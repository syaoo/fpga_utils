==> flow/design.v <==
`timescale 1ns / 1ps
module baud_gen
#(
    parameter   BPS  = 434       
)(
    input               clk,
    input               rst_n,
	input				baud_en,         
    output              baud_pulse       
);
    reg     [15:0]      cnt;             
    reg                 baud_pulse_r;    
	wire 				rst_flag;        
	wire                sample_flag;     
	assign rst_flag = (cnt==(BPS-1));
	assign sample_flag =(cnt==BPS/2);      
    assign baud_pulse = baud_pulse_r;
    always @(posedge clk, negedge rst_n) begin
        if(!rst_n)
            cnt <=0;
        else if(rst_flag)
            cnt <=0;
        else if(baud_en)
            cnt <=cnt + 1;
        else
            cnt <=0;
    end
    always @(posedge clk, negedge rst_n) begin
        if(!rst_n) 
            baud_pulse_r <=0;
        else 
            baud_pulse_r <=sample_flag;
    end
endmodule
`timescale 1ns / 1ps
module receive #(
    parameter CLK_FREQ = 65_000_000,
    parameter BAUT_RATE = 115200
    )(
    input           clk,
    input           rst_n,
    input           rxd,             
    output  [7:0]   rx_data,         
    output          valid            
);
    localparam BPS = CLK_FREQ/BAUT_RATE;     
    localparam ST_IDLE      = 0;     
    localparam ST_SYNC      = 1;     
    localparam ST_START     = 2;     
    localparam ST_DATA      = 3;     
    localparam ST_STOP      = 4;     
    reg [7:0]       data_shift;      
    reg [3:0]       cnt;             
    reg [3:0]       state;           
    reg [3:0]       state_next;
    reg [7:0]       rx_data_r;      
    reg             valid_r;
    wire            baud_en;
    wire            sample_flag;
    baud_gen #(
        .BPS            (BPS)
        ) u_bdg_r (
        .clk            (clk),
        .rst_n          (rst_n),
        .baud_en        (baud_en),         
        .baud_pulse     (sample_flag)       
    );
    always @(posedge clk or negedge rst_n) begin
        if(!rst_n)
            state <= ST_IDLE;
        else
            state <= state_next;
    end
    always @(*) begin
        if(!rst_n)
            state_next = ST_IDLE;
        else begin
            case(state)
                ST_IDLE: begin
                    if(!rxd)
                        state_next = ST_SYNC;
                    else
                        state_next = state;
                end
                ST_SYNC: begin
                    if(sample_flag)
                        state_next = ST_START;
                    else
                        state_next = state;
                end
                ST_START: begin
                    if(sample_flag)
                        state_next = ST_DATA;
                    else
                        state_next = state;
                end
                ST_DATA: begin
                    if((cnt==7)&sample_flag)        
                        state_next = ST_STOP;
                    else
                        state_next = state; 
                end
                ST_STOP:    state_next <= ST_IDLE;
                default:    state_next <= ST_IDLE;
            endcase
        end
    end
    always @(posedge clk or negedge rst_n) begin
        if(!rst_n)
            cnt <= 0;
        else if(state!=ST_DATA)
            cnt <= 0;
        else if(sample_flag)
            cnt <= cnt + 1;
    end
    always @(posedge clk or negedge rst_n) begin
        if(!rst_n)
            data_shift <= 0;
        else if(state==ST_IDLE)
            data_shift <= 0;
        else if(sample_flag)
            data_shift <= {rxd, data_shift[7:1]};
    end
    always @(posedge clk or negedge rst_n) begin
        if(!rst_n)
            rx_data_r <= 0;
        else if((cnt==7)&sample_flag)
            rx_data_r <= data_shift;
    end
    always @(posedge clk or negedge rst_n) begin
        if(!rst_n)
            valid_r <= 0;
        else
            valid_r <= (cnt==7)&sample_flag;
    end
    assign baud_en = (state!=ST_IDLE);
    assign rx_data = rx_data_r;
    assign valid = valid_r;
endmodule
`timescale 1ns / 1ps
module transmit #(
    parameter CLK_FREQ = 65_000_000,
    parameter BAUT_RATE = 115200
    )(
    input           clk,
    input           rst_n,
    input   [7:0]   din,             
    input           tx_flag,         
    output          txd,             
    output          done             
);
    localparam BPS = CLK_FREQ/BAUT_RATE;     
    localparam ST_IDLE      = 0;     
    localparam ST_SYNC      = 1;     
    localparam ST_START     = 2;     
    localparam ST_DATA      = 3;     
    localparam ST_STOP      = 4;     
    reg [8:0]       data_shift;      
    reg [3:0]       cnt;             
    reg [3:0]       state;           
    reg [3:0]       state_next;
    wire            baud_en;         
    wire            sample_flag;     
    baud_gen #(
        .BPS            (BPS)
        ) u_bdg_t (
        .clk            (clk),
        .rst_n          (rst_n),
        .baud_en        (baud_en),         
        .baud_pulse     (sample_flag)       
    );
    always @(posedge clk, negedge rst_n) begin
        if(!rst_n)
            state <= ST_IDLE;
        else
            state <= state_next;
    end
    always @(*) begin
        if(!rst_n)
            state_next = ST_IDLE;
        else begin
            case(state)
                ST_IDLE: begin
                    if(tx_flag)
                        state_next = ST_SYNC;
                    else
                        state_next = state;
                end
                ST_SYNC: begin
                    if(sample_flag)
                        state_next = ST_START;
                    else
                        state_next = state;
                end
                ST_START: begin
                    if(sample_flag)
                        state_next = ST_DATA;
                    else
                        state_next = state;
                end
                ST_DATA: begin
                    if((cnt==7)&sample_flag)
                        state_next = ST_STOP;
                    else
                        state_next = state; 
                end
                ST_STOP: begin
                    if(sample_flag)
                        state_next = ST_IDLE;
                    else
                        state_next = state;
                end
                default:            state_next <= ST_IDLE;
            endcase
        end
    end
    always @(posedge clk, negedge rst_n) begin
        if(!rst_n)
            cnt <= 0;
        else if(state!=ST_DATA)
            cnt <= 0;
        else if(sample_flag)
            cnt <= cnt + 1;
    end
    always @(posedge clk, negedge rst_n) begin
        if(!rst_n)
            data_shift <= 9'b1_1111_1111;
        else if(state==ST_IDLE)     
            data_shift <= 9'b1_1111_1111;
        else if((state==ST_SYNC)&sample_flag)
            data_shift <= {din, 1'b0};
        else if(sample_flag)        
            data_shift <= {1'b1, data_shift[8:1]};
    end
    assign txd = data_shift[0];
    assign baud_en = (state!=ST_IDLE);   
    assign done = (state==ST_IDLE);      
endmodule
`timescale 1ns / 1ps
module uart#(
    parameter CLK_FREQ = 65_000_000,
    parameter BAUT_RATE = 115200
)(
    input               CLK,
    input               RSTn,
    input               tx_flag,
    input   [7:0]       tx_data,
    output              tx_done,
    output              rx_valid,
    output  [7:0]       rx_data,
    input               UART_RXD,
    output              UART_TXD
);
    wire                tx_baud_en;
    wire                tx_baud_pulse;
    wire                rx_baud_en;
    wire                rx_baud_pulse;
    transmit #(
        .CLK_FREQ           (CLK_FREQ),
        .BAUT_RATE          (BAUT_RATE)
        )u_tx(
        .clk                (CLK            ),
        .rst_n              (RSTn           ),
        .din                (tx_data        ),
        .txd                (UART_TXD       ),
        .tx_flag            (tx_flag        ),
        .done               (tx_done        )
    );
    receive #(
        .CLK_FREQ           (CLK_FREQ),
        .BAUT_RATE          (BAUT_RATE)
        )u_rx(
        .clk                (CLK            ),
        .rst_n              (RSTn           ),
        .rxd                (UART_RXD       ),
        .rx_data            (rx_data        ),
        .valid              (rx_valid       )
    );
endmodule
Step by step through the tools: uart --
The steps from the RTL of uart to its reports follow in flow order. Line numbers count from 1 in the design file above. Operators: Yosys type, input widths -> output width; for muxes data width and select width s. Cell names lack the library's common part. The mark -- stands for no value.
Design: top module uart, clock input CLK, cell library sky130hd, library corner tt_025C_1v80

Word level --
Source: Yosys, flattened and elaborated, memories not mapped. Widths are those after wreduce. Registers that Yosys merges into a memory's read port (data or address) are not register bits. Print and check cells do not count. Equal cells are merged and count once.
Storage and ports: output and inout bits 11, flip-flop bits (word level) 76, input bits 12
Operators by class: reductions and logical operators 10, bitwise logic cells 3, equal/unequal tests 24, add/sub/neg operators 4, mux-type cells 26
Operators with widths (number):
- $mux 16 | 4
- $mux 4 | 15
- $add 16x1->16 const B | 2
- $eq 16x10->1 const B | 2
- $eq 16x9->1 const B | 2
- $mux 9 | 3
- $ne 3x3->1 const B | 7
- $pmux 4 s5 | 1
- $eq 4x2->1 const B | 4
- $pmux 4 s4 | 1
- $mux 8 | 2
- $eq 4x3->1 const B | 3
- $add 4x1->4 const B | 2
- $eq 4x1->1 const B | 2
- $ne 4x2->1 const B | 2
- $logic_not 4->1 | 2
- $reduce_bool 4->1 | 2
- $reduce_bool 2->1 | 3
- $ne 3x2->1 const B | 2
- $reduce_and 5->1 | 1
- $reduce_and 4->1 | 1
- $and 1x1->1 | 3
- $reduce_bool 3->1 | 1

Longest topological paths --
Depth = most cells in a row (Yosys ltp): at word level without a register or memory, in the mapped netlist without a sequential cell, where the memories' decode and read muxes count.
Logic depth: depth in word-level cells 5, ABC_AREA 0, gate-level depth with buffers 7, gate-level depth less buffers 6

After synthesis --
The flow's flattened synthesis, as Yosys stat reports it; memories are mapped. The netlist is that of the ABC_AREA named above (0 if unset); the other value can give another one.
Cell types:
- dfrtp_1 | number 65, total area 1626.56 um^2
- nor2_1 | number 68, total area 255.245 um^2
- dfstp_2 | number 9, total area 236.477 um^2
- xnor2_1 | number 23, total area 201.443 um^2
- nand2_1 | number 46, total area 172.666 um^2
- mux2i_1 | number 11, total area 110.106 um^2
- xor2_1 | number 10, total area 87.584 um^2
- o21ai_0 | number 17, total area 85.082 um^2
- ha_1 | number 6, total area 75.072 um^2
- nand3_1 | number 15, total area 75.072 um^2
- nand4_1 | number 11, total area 68.816 um^2
- nor3_1 | number 12, total area 60.058 um^2
- nor4_1 | number 9, total area 56.304 um^2
- and3_1 | number 8, total area 50.048 um^2
- inv_1 | number 9, total area 33.782 um^2
- buf_2 | number 6, total area 30.029 um^2
- and4_1 | number 3, total area 26.275 um^2
- clkbuf_1 | number 6, total area 22.522 um^2
Other cell types: 22; their cells: 31.
Synthesis totals: buffer cells 14, standard cells after synthesis 365, sequential part of the area 1863.0 um^2, flip-flop cells 74, synthesis area 3517.1 um^2
By module: a second synthesis without flattening, with its own total; a netlist apart from the flattened one above.
Unflattened totals: cells (unflattened synthesis) 350, area total of the unflattened synthesis 3582.2 um^2
Rows give one instance, submodules left out.
Modules:
- baud_gen #(BPS=564) | seq. area 425.4 um^2, instances 2, cells 91, area 869.6 um^2
- receive | seq. area 600.6 um^2, instances 1, cells 93, area 1037.2 um^2
- transmit | seq. area 411.6 um^2, instances 1, cells 75, area 805.8 um^2
- uart | seq. area 0.0 um^2, instances 1, cells 0, area 0.0 um^2

Worst setup path after synthesis --
Path of least setup slack by OpenSTA after synthesis, without wires, with an ideal clock, recovery checks aside; 20% of the period is set as input and as output delay. Where synthesis merged equal registers, the netlist keeps one of their names.
Timing after synthesis: kind register to register, start reg u_rx.u_bdg_r.cnt[0], end reg u_rx.u_bdg_r.cnt[11], setup time 119 ps, arrival time 1524 ps, setup slack 227 ps, delay of the path 1643 ps, launch time at the first pin 0 ps, period 1870 ps, driving pins on the path 7, period reached after synthesis 1643 ps
"delay of the path" is the arrival time less input delay plus setup time. "driving pins on the path" counts driving pins, that of a launching flip-flop among them; a cell with two outputs on the path counts twice. "period reached after synthesis" is the clock period less the worst setup slack; recovery checks do not enter. This is arithmetic on one report: input and output delays are still those of the set period (20% each). Between the ends stands the longest chain of elaborated cells between them, by number of cells; it is not shown to be the way that was timed. Of several equally long chains one is given. Each line given opens the expression or statement behind the cell; cells for indexed reads and writes are added by Yosys, which also makes memories of some case tables. A register here has more assigning lines than the two given.
On the way, after synthesis: cells stage by stage dfrtp_1 > ha_1 > nand3_1 > or4_4 > o21bai_4 > buf_6 > nor2_1, length of the longest elaborated chain 3, elaborated cells on any way between the ends 4, source lines of those cells 4
RTL lines, path after synthesis:
- start: declaration | RTL line 11 | reg     [15:0]      cnt;
- start: assignment | RTL line 20 | cnt <=0;
- start: assignment | RTL line 24 | cnt <=cnt + 1;
- $add 16x1->16 | RTL line 24
- $mux 16 | RTL line 23 | else if(baud_en)
- $mux 16 | RTL line 21 | else if(rst_flag)
- end: assignment | RTL line 20
- end: assignment | RTL line 24
- end: declaration | RTL line 11

module uart, platform sky130hd, 2 stored runs of the flow under differing settings, order arbitrary. Input and output delays are each 20% of the period that was set; the output load is 0.01 pF.
[run 1] settings: period_ns=1.06, CORE_UTILIZATION=66, SETUP_SLACK_MARGIN=0.31, PLACE_DENSITY=0.67, CORE_ASPECT_RATIO=0.59, TNS_END_PERCENT=55, GPL_TIMING_DRIVEN=0, CAP_MARGIN=40, MIN_ROUTING_LAYER=met2, CORE_MARGIN=2, SLEW_MARGIN=20
[run 1] result: did not finish, routing stopped with DPL-0033
[run 2] settings: period_ns=1.49, CORE_UTILIZATION=72, SETUP_SLACK_MARGIN=0.15, PLACE_DENSITY_LB_ADDON=0.21, CELL_PAD_IN_SITES_GLOBAL_PLACEMENT=0, MIN_ROUTING_LAYER=met1, MAX_ROUTING_LAYER=met5, CAP_MARGIN=20, CORE_MARGIN=2, SLEW_MARGIN=20
[run 2] result: did not finish, routing stopped with DPL-0038
