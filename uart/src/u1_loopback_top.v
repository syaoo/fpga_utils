==> flow/design.v <==
`timescale 1ns / 1ps
module fifo #(
    parameter       DEPTH = 10,
    parameter       WIDTH = 16
)(   
input               rst_n,
input               clk,
input [WIDTH-1:0]   DI, 
input               RD, 
input               WR, 
output  [WIDTH-1:0] DO,
output              EMPTY,           
output              FULL,            
output              aEMPTY,          
output              aFULL            
); 
localparam                  ADD_WIDTH = $clog2(DEPTH);
reg  [ADD_WIDTH:0]          Count; 
reg  [WIDTH-1:0]            FIFO [0:DEPTH-1]; 
reg  [ADD_WIDTH:0]          readCounter;
reg  [ADD_WIDTH:0]          writeCounter; 
assign aEMPTY = (Count<=1'b1)? 1'b1:1'b0; 
assign aFULL = (Count<DEPTH-1)? 1'b0:1'b1; 
assign EMPTY = (Count==1'b0)? 1'b1:1'b0;
assign FULL = (Count<DEPTH)? 1'b0:1'b1;
always @ (posedge clk or negedge rst_n) begin
    if (~rst_n) begin
        writeCounter <= 0; 
    end else begin 
        if (WR==1'b1 && Count<DEPTH-1) begin
            if (writeCounter==DEPTH-1) begin
                writeCounter <= 0;
            end else begin
                writeCounter <= writeCounter+1;
            end
        end else begin
            if (writeCounter==DEPTH-1) writeCounter <= 0;
        end
    end 
end 
always @ (posedge clk) begin
   if (WR && Count<DEPTH && rst_n)FIFO[writeCounter] <= DI;
end
assign DO = (RD&&Count>0)?FIFO[readCounter]:'hz;
always @ (posedge clk or negedge rst_n) begin
    if (~rst_n) begin
        readCounter <= 0;
    end else begin
        if (RD && Count>0) begin
            if (readCounter==DEPTH-1) begin 
                readCounter <= 0;
            end else begin
                readCounter <= readCounter+1;
            end
        end else begin
            if (readCounter==DEPTH-1) readCounter <= 0;
        end
    end
end
always @(posedge clk or negedge rst_n) begin
    if (~rst_n) begin
        Count <= 0;
    end else begin
        if (WR&&~RD) begin
            if (Count<DEPTH)Count <= Count+1'b1;
        end else if (~WR&&RD) begin
            if(Count>0)Count <= Count-1'b1;
        end else if(WR&&RD)begin
            if (Count==0) Count<=Count+1'b1;
            else Count<=Count;
        end else begin
            Count <= Count;
        end
    end
end
endmodule
`timescale 1ns / 1ps
module uart_loop(
    input           sys_clk,
    input           sys_rst_n,
    input           recv_done,
    input [7:0]     recv_data,
    input           tx_busy,
    output reg      send_en,
    output   [7:0]send_data
    );
reg        recv_done_d0;
reg        recv_done_d1;
wire        recv_done_flag;
reg         tx_ready;
wire        empty;
reg         frd;
wire [7:0]   fdo;
fifo #(
    .DEPTH (10),
    .WIDTH (8)
    )u_fifo (
    .rst_n       (sys_rst_n),
    .clk         (sys_clk),
    .DI          (recv_data), 
    .RD          (frd), 
    .WR          (recv_done_flag), 
    .DO          (fdo),
    .EMPTY       (empty),   
    .FULL            (),    
    .aEMPTY      (),  
    .aFULL    ()
    );
assign recv_done_flag = recv_done_d0&(~recv_done_d1);
always @(posedge sys_clk or negedge sys_rst_n) begin
    if (~sys_rst_n) begin
        recv_done_d0 <= 1'b0;
        recv_done_d1 <= 1'b0;
    end
    else begin
        recv_done_d0 <= recv_done;
        recv_done_d1 <= recv_done_d0;
    end
end
assign send_data = fdo;
always @(posedge sys_clk or negedge sys_rst_n) begin
    if (~sys_rst_n) begin
        send_en <= 1'b0;
        frd <= 0;
    end else begin
        if (~empty && ~tx_busy) begin
            frd <= 1'b1;
            send_en <= 1'b1;
        end else begin
            send_en <= 1'b0;
            frd <= 1'b0;
        end
    end
end
endmodule
`timescale 1ns / 1ps
module uart_loopback_top(
    input   sys_clk,
    input   sys_rst_n,
    input   UART_RXD,
    output  UART_TXD
    );
parameter CLK_FREQ = 65_000_000;
parameter UART_BPS = 115200;
parameter BPS_CNT = CLK_FREQ/UART_BPS;
(* mark_debug = "true"*)wire        uart_en;
(* mark_debug = "true"*)wire [7:0]  uart_din;
(* mark_debug = "true"*)wire [7:0]  uart_data;
(* mark_debug = "true"*)wire        uart_done;
(* mark_debug = "true"*)wire        uart_tx_busy;
uart_send #(
    .CLK_FREQ   (CLK_FREQ),
    .UART_BPS   (UART_BPS)
    ) u_send (
    .sys_clk        (sys_clk),
    .sys_rst_n      (sys_rst_n),
    .uart_en        (uart_en),
    .uart_din       (uart_din),
    .uart_txd       (UART_TXD),
    .uart_tx_busy   (uart_tx_busy)
    );
uart_recv #(
    .CLK_FREQ   (CLK_FREQ),
    .UART_BPS   (UART_BPS)
    ) u_recv (
    .sys_clk        (sys_clk),
    .sys_rst_n      (sys_rst_n),
    .uart_rxd       (UART_RXD),
    .uart_data      (uart_data),
    .uart_done      (uart_done)
    ); 
uart_loop u_loop (
    .sys_clk        (sys_clk),
    .sys_rst_n      (sys_rst_n),
    .recv_done      (uart_done),
    .recv_data      (uart_data),
    .tx_busy        (uart_tx_busy),
    .send_en        (uart_en),
    .send_data      (uart_din)
    );
endmodule
`timescale 1ns / 1ps
module uart_recv(
    input               sys_clk,
    input               sys_rst_n,
    input               uart_rxd,
    output reg [7:0]    uart_data,
    output reg          uart_done
    );
parameter CLK_FREQ = 65000000;
parameter UART_BPS = 115200;
localparam BPS_CNT = CLK_FREQ/UART_BPS;
reg [7:0]   rx_data;
reg [7:0]   rx_cnt;
reg [15:0]  clk_cnt;
reg         rx_flag;
reg         uart_rxd_d0;
reg         uart_rxd_d1;
wire        start_flag;
assign start_flag = (~uart_rxd_d0)&uart_rxd_d1;
always @(posedge sys_clk or negedge sys_rst_n) begin
    if (~sys_rst_n) begin
        uart_rxd_d0<=1'b0;
        uart_rxd_d1<=1'b0;
    end else begin
        uart_rxd_d0 <= uart_rxd;
        uart_rxd_d1 <= uart_rxd_d0;
    end
end
always @(posedge sys_clk or negedge sys_rst_n) begin
    if (~sys_rst_n) begin
        rx_flag<=1'b0;
    end else begin
        if(start_flag)
            rx_flag <= 1'b1;
        else if ((rx_cnt==9) && (clk_cnt==BPS_CNT/2))
            rx_flag <= 1'b0;
        else
            rx_flag <= rx_flag;
     end
end
always @(posedge sys_clk or negedge sys_rst_n) begin
    if (~sys_rst_n) begin
        clk_cnt <= 16'd0;
    end else if (rx_flag) begin
        if (clk_cnt<BPS_CNT-1)
            clk_cnt <= clk_cnt+1'b1;
        else
            clk_cnt<=16'd0;
    end
    else 
        clk_cnt <= 16'd0;
end
always @(posedge sys_clk or negedge sys_rst_n) begin
    if (~sys_rst_n) begin
        rx_cnt <= 4'd0;
    end else begin
        if (rx_flag) begin
            if (clk_cnt==BPS_CNT-1)
                rx_cnt <= rx_cnt + 1'b1;
            else 
                rx_cnt <= rx_cnt;
        end else
            rx_cnt <= 4'd0;
    end
end
always @(posedge sys_clk or negedge sys_rst_n) begin
    if (~sys_rst_n) begin
        rx_data <= 8'd0;
    end else if (rx_flag)
        if (clk_cnt==BPS_CNT/2) begin
            case(rx_cnt)
                4'd1:   rx_data[0] <= uart_rxd_d1; 
                4'd2:   rx_data[1] <= uart_rxd_d1; 
                4'd3:   rx_data[2] <= uart_rxd_d1; 
                4'd4:   rx_data[3] <= uart_rxd_d1; 
                4'd5:   rx_data[4] <= uart_rxd_d1; 
                4'd6:   rx_data[5] <= uart_rxd_d1; 
                4'd7:   rx_data[6] <= uart_rxd_d1; 
                4'd8:   rx_data[7] <= uart_rxd_d1; 
                default: ;
            endcase
        end else
            rx_data <= rx_data;
    else
        rx_data <= 8'd0;
end
always @(posedge sys_clk or negedge sys_rst_n) begin
    if (~sys_rst_n) begin
        uart_data <= 8'd0;
        uart_done <= 1'b0;
    end else if (rx_cnt==9) begin
        uart_data <= rx_data;
        uart_done <= 1'b1;
    end else begin
        uart_data <= 8'd0;
        uart_done <= 1'b0;
    end
end
endmodule
`timescale 1ns / 1ps
module uart_send #(
    parameter CLK_FREQ = 65_000_000,
    parameter UART_BPS = 115200
)
(
    input           sys_clk,
    input           sys_rst_n,
    input           uart_en,
    input  [7:0]    uart_din,
    output reg      uart_txd,
    output          uart_tx_busy
    );
localparam BPS_CNT = CLK_FREQ/UART_BPS;
reg tx_flag;
reg uart_en_d0;
reg uart_en_d1;
reg [7:0] tx_data;
reg [7:0]  r0_uart_din;
reg [7:0]  r1_uart_din;
wire en_flag;
reg [8:0] clk_cnt;
reg [3:0] tx_cnt;
assign uart_tx_busy = uart_en ||uart_en_d0||tx_flag;
assign en_flag = uart_en_d0&(~uart_en_d1);
always @(posedge sys_clk or negedge sys_rst_n) begin
    if (~sys_rst_n) begin
        uart_en_d0 <= 1'b0;
        uart_en_d1 <= 1'b0;
    end
    else begin
        uart_en_d0 <= uart_en;
        uart_en_d1 <= uart_en_d0;
    end
end
always @(posedge sys_clk or negedge sys_rst_n) begin
    if (~sys_rst_n) begin
        r0_uart_din <= 8'b0;
        r1_uart_din <= 8'b0;
    end
    else begin
        r0_uart_din <= uart_din;
        r1_uart_din <= r0_uart_din;
    end
end
always @(posedge sys_clk or negedge sys_rst_n) begin
    if (~sys_rst_n) begin
        tx_flag <= 1'b0;
        tx_data <= 8'b0;
    end
    else if (en_flag) begin
        tx_flag <= 1'b1;
        tx_data <= r0_uart_din;
    end
    else if ((tx_cnt==4'd9) && (clk_cnt==BPS_CNT -1))begin
        tx_data <= 0;
        tx_flag <= 0;
    end
    else begin
        tx_data <= tx_data;
        tx_flag <= tx_flag;
    end
end
always @(posedge sys_clk or negedge sys_rst_n) begin
    if (~sys_rst_n) begin
        tx_cnt <= 0;
    end else if (tx_flag) begin
        if (clk_cnt==BPS_CNT-1) begin
            tx_cnt <= tx_cnt + 1'b1;
        end else begin
            tx_cnt <= tx_cnt;
        end 
    end else begin 
            tx_cnt <= 4'd0;
    end
end
always @(posedge sys_clk or negedge sys_rst_n) begin
    if (~sys_rst_n) begin
        clk_cnt <= 9'd0;
    end
    else if (tx_flag) begin
        if (clk_cnt<BPS_CNT-1) begin
            clk_cnt <= clk_cnt+1'b1;
        end else begin
            clk_cnt <= 9'd0;
        end
    end
    else
        clk_cnt <= 9'd0;
end
always @(posedge sys_clk or negedge sys_rst_n) begin
    if (!sys_rst_n) begin
        uart_txd <= 1'b1;
    end else if (tx_flag) begin
        case (tx_cnt)
            4'd0:   uart_txd <= 1'b0; 
            4'd1:   uart_txd <= tx_data[0]; 
            4'd2:   uart_txd <= tx_data[1]; 
            4'd3:   uart_txd <= tx_data[2]; 
            4'd4:   uart_txd <= tx_data[3]; 
            4'd5:   uart_txd <= tx_data[4]; 
            4'd6:   uart_txd <= tx_data[5]; 
            4'd7:   uart_txd <= tx_data[6]; 
            4'd8:   uart_txd <= tx_data[7]; 
            4'd9:   uart_txd <= 1'b1;
            default:;
        endcase
    end
    else
        uart_txd <= 1'b1;
end
endmodule
Reports on uart_loopback_top
Tool output for the design above, in the order of the flow.
Lines are those of the file above, counted from 1.
Operators: Yosys type, input widths -> output width; for muxes data width and select width s.
A cell with - has no value.

set-up
  top = uart_loopback_top
  clock input = sys_clk
  library = sky130hd
  corner = tt_025C_1v80

Word level
Source: Yosys, flattened and elaborated, memories not mapped. Widths are those after wreduce. Registers that Yosys merges into a memory's read port (data or address) are not register bits. Print and check cells do not count. Equal cells are merged and count once.
Memory sizes are those after Yosys's memory passes, which may raise the word count (mostly to a power of two), join words into wider ones and drop unused or constant bits.

word-level totals
  register bits = 86
  output and inout bits = 1
  memory cells = 1
  cells after elaboration = 166
  RAM bits = 80

memories
  name                words  width  rd ports  wr ports  line  RTL
  u_loop.u_fifo.FIFO  10     8      1         1         19    reg  [WIDTH-1:0]            FIFO [0:DEPTH-1];

operators by class
  multiplexer cells = 55
  bitwise gates (word level) = 10
  equality and inequality tests = 35
  reduce/logical cells = 27
  add/sub/neg operators = 6
  $lt $le $gt $ge = 4

operators with widths
  cell                   number
  $mux 5                 12
  $mux 8                 6
  $eq 8x3->1 const B     4
  $mux 16                2
  $mux 1                 32
  $ne 2x2->1 const B     10
  $add 16x1->16 const B  1
  $lt 16x10->1 const B   1
  $eq 16x10->1 const B   1
  $eq 16x9->1 const B    1
  $reduce_and 2->1       8
  $eq 4x3->1 const B     4
  $eq 8x2->1 const B     2
  $eq 8x4->1 const B     2
  $add 5x1->5 const B    3
  $ne 11x11->1 const B   1
  $lt 5x4->1 const B     2
  $eq 5x4->1 const B     2
  $pmux 1 s10            1
  $logic_and 1x1->1      9
  $eq 4x2->1 const B     2
  $eq 4x4->1 const B     2
  $add 8x1->8 const B    1
  $eq 8x1->1 const B     1
  $mux 4                 2
  $not 1->1              7
  $reduce_bool 2->1      3
  $reduce_bool 3->1      2

Not listed: further kinds 10, cells in them 13.

Depth
Yosys ltp: most cells in a row. Word level: on the elaborated netlist, between registers, memories and ports. Mapped: between sequential cells and ports; inverters and the memories' decode and read muxes count.

logic depth
  depth in word-level cells = 6
  ABC_AREA = 0
  mapped depth = 6

Netlist
Yosys stat after the flow's synthesis: flattened, memories mapped to cells. It holds for the ABC_AREA given above (unset counts as 0); a run with the other value may have another netlist.

cell types
  cell type                   number  total area (um^2)
  sky130_fd_sc_hd__dfrtp_1    39      975.936
  sky130_fd_sc_hd__ha_1       6       75.072
  sky130_fd_sc_hd__nand3_1    12      60.058
  sky130_fd_sc_hd__nor2_1     15      56.304
  sky130_fd_sc_hd__xnor2_1    6       52.55
  sky130_fd_sc_hd__o21ai_0    9       45.043
  sky130_fd_sc_hd__xor2_1     5       43.792
  sky130_fd_sc_hd__inv_1      11      41.29
  sky130_fd_sc_hd__or3_1      6       37.536
  sky130_fd_sc_hd__a21oi_1    7       35.034
  sky130_fd_sc_hd__dfstp_2    1       26.275
  sky130_fd_sc_hd__and4bb_1   2       25.024
  sky130_fd_sc_hd__nor3_1     5       25.024
  sky130_fd_sc_hd__nand4bb_1  2       22.522
  sky130_fd_sc_hd__nor4_4     1       21.27
  sky130_fd_sc_hd__and3_1     3       18.768
  sky130_fd_sc_hd__nor4_1     3       18.768
  sky130_fd_sc_hd__nand2b_1   2       12.512

Not listed: further types 26, cells in them 29.

synthesis totals
  buffer cells = 4
  mapped flip-flops = 40
  mapped area = 1801.7 um^2
  mapped cells = 164
  area of sequential cells = 1002.2 um^2

By module: a second synthesis without flattening, with its own total; a netlist apart from the flattened one above.

unflattened totals
  cell total of the unflattened synthesis = 433
  area (unflattened synthesis) = 6414.9 um^2

Rows give one instance, submodules left out.

modules
  module             instances  cells  area (um^2)
  fifo               1          241    4209.0
  uart_recv          1          179    1993.2
  uart_send          1          8      120.1
  uart_loop          1          5      92.6
  uart_loopback_top  1          0      0.0

Path before layout
Path of least setup slack by OpenSTA after synthesis, without wires, with an ideal clock, recovery checks aside; 20% of the period is set as input and as output delay. Where synthesis merged equal registers, the netlist keeps one of their names.

timing post-synthesis
  path kind = flip-flop to flip-flop
  start point = register u_recv.clk_cnt[0]
  end point = register u_recv.rx_cnt[5]
  delay of the path = 1.598 ns
  driving pins on the path = 7
  data arrival time = 1.519 ns
  clock period = 1.59 ns
  path slack = -0.008 ns
  setup time = 0.079 ns
  buffers on the path = 1
  required time = 1.511 ns
  synthesis period reached = 1.598 ns

"delay of the path" is the arrival time less input delay plus setup time.
"driving pins on the path": output pins that drive a net of the path, with the launching flip-flop's if there is one; two outputs of one cell count as two.
"synthesis period reached" is the clock period less the worst setup slack; recovery checks do not enter. This is arithmetic on one report: input and output delays are still those of the set period (20% each).
The rows between start and end are the longest chain of elaborated cells between them; the timing report does not say that the signal goes this way. Where chains are equally long, one stands for them.
Each line given opens the expression or statement behind the cell; cells for indexed reads and writes are added by Yosys, which also makes memories of some case tables.
A register here has more assigning lines than the two given.

on the way, post-synthesis
  cells stage by stage = sky130_fd_sc_hd__dfrtp_1 sky130_fd_sc_hd__ha_1 sky130_fd_sc_hd__and4bb_1 sky130_fd_sc_hd__nand4_2 sky130_fd_sc_hd__buf_2 sky130_fd_sc_hd__or3_1 sky130_fd_sc_hd__a21oi_1
  cells in the longest elaborated chain = 3
  elaborated cells on any way between the ends = 4
  RTL lines with such cells = 2
  classes of those cells = eq/ne: 2; mux: 2

ends and longest elaborated chain, post-synthesis
  item           line  RTL
  from (decl)    195   reg [15:0]  clk_cnt;
  from (assign)  224   clk_cnt <= 16'd0;
  from (assign)  227   clk_cnt <= clk_cnt+1'b1;
  $eq 16x10->1   239   if (clk_cnt==BPS_CNT-1)
  $mux 8         239
  $mux 8         238   if (rx_flag) begin
  to (assign)    240   rx_cnt <= rx_cnt + 1'b1;
  to (assign)    242   rx_cnt <= rx_cnt;
  to (decl)      194   reg [7:0]   rx_cnt;

Path in the finished layout
Path of least setup slack in the final report of run 1 (OpenROAD, finished layout, wires in). Where an end is a register, its clock arrival counts in the times.

timing post-layout
  path kind = flip-flop to flip-flop
  start point = register u_loop.u_fifo.Count[1]
  end point = register u_loop.u_fifo.Count[2]
  data arrival time = 1.89 ns
  clock period = 0.976 ns
  buffers on the path = 1
  path slack = -0.71 ns
  driving pins on the path = 6
  required time = 1.19 ns
  setup time = 0.08 ns

The rows between start and end are the longest chain of elaborated cells between them; the timing report does not say that the signal goes this way. Where chains are equally long, one stands for them.
A register here has more assigning lines than the two given.

on the way, post-layout
  cells stage by stage = sky130_fd_sc_hd__dfrtp_1 sky130_fd_sc_hd__buf_6 sky130_fd_sc_hd__or2_0 sky130_fd_sc_hd__a2111o_1 sky130_fd_sc_hd__a32oi_1 sky130_fd_sc_hd__xor2_1
  cells in the longest elaborated chain = 5
  elaborated cells on any way between the ends = 15
  classes of those cells = add/sub: 2; compare: 2; eq/ne: 2; mux: 6; reduce/logical: 3

ends and longest elaborated chain, post-layout
  item           line  RTL
  from (decl)    18    reg  [ADD_WIDTH:0]          Count;
  from (assign)  65    if (Count<DEPTH)Count <= Count+1'b1;
  from (assign)  67    if(Count>0)Count <= Count-1'b1;
  $add 5x1->5    69    if (Count==0) Count<=Count+1'b1;
  $mux 5         69
  $mux 5         68    end else if(WR&&RD)begin
  $mux 5         66    end else if (~WR&&RD) begin
  $mux 5         64    if (WR&&~RD) begin
  to (assign)    65
  to (assign)    67
  to (decl)      18

Module uart_loopback_top, platform sky130hd: 2 stored runs of the flow (Yosys, OpenROAD) with differing settings, in no particular order. Input and output delays are each 20% of the period that was set; the output load is 0.01 pF.
By "achieved clock period (ns)" is meant the clock period of the run minus its worst setup slack. This is arithmetic on one report: input and output delays are still those of the set period (20% each).
"worst setup path time (ns)" = time allowed to the worst setup path (clock period - input delay - output delay, where it has them) - its slack; a late launch clock adds to it, a late capture clock takes from it.
"finish__power__total": no workload was simulated; the value follows from the tool's default switching activity.

settings of run 1
{
  "period_ns": 0.976,
  "CORE_UTILIZATION": 21,
  "PLACE_DENSITY_LB_ADDON": 0.23,
  "CORE_MARGIN": 8,
  "CELL_PAD_IN_SITES_DETAIL_PLACEMENT": 2,
  "TNS_END_PERCENT": 10,
  "ABC_AREA": 0,
  "CTS_CLUSTER_DIAMETER": 28,
  "CAP_MARGIN": 30,
  "MIN_ROUTING_LAYER": "met2",
  "SLEW_MARGIN": 20
}
report of run 1
yosys chip area after synthesis (um^2): 1801.7
finish__design__die__area: 11799.4
finish__design__instance__area__stdcell: 2557.4
finish__design__instance__utilization: 0.3097
finish__timing__setup__ws: -0.707
finish__timing__setup__tns: -14.078
finish__timing__hold__ws: 0.340
finish__power__total: 3.224e-03
achieved clock period (ns): 1.683
worst setup path time (ns): 1.68
worst setup path kind: flip-flop to flip-flop

settings of run 2
{
  "period_ns": 1.5,
  "CORE_UTILIZATION": 36,
  "PLACE_DENSITY_LB_ADDON": 0.24,
  "CORE_ASPECT_RATIO": 0.5,
  "CORE_MARGIN": 10,
  "CELL_PAD_IN_SITES_DETAIL_PLACEMENT": 2,
  "CTS_CLUSTER_SIZE": 57,
  "CTS_CLUSTER_DIAMETER": 382,
  "CAP_MARGIN": 15,
  "SLEW_MARGIN": 15
}
report of run 2
yosys chip area after synthesis (um^2): 1801.7
finish__design__die__area: 8406.1
finish__design__instance__area__stdcell: 2633.8
finish__design__instance__utilization: 0.5389
finish__timing__setup__ws: -0.292
finish__timing__setup__tns: -3.184
finish__timing__hold__ws: 0.410
finish__power__total: 2.137e-03
achieved clock period (ns): 1.792
worst setup path time (ns): 1.79
worst setup path kind: flip-flop to flip-flop
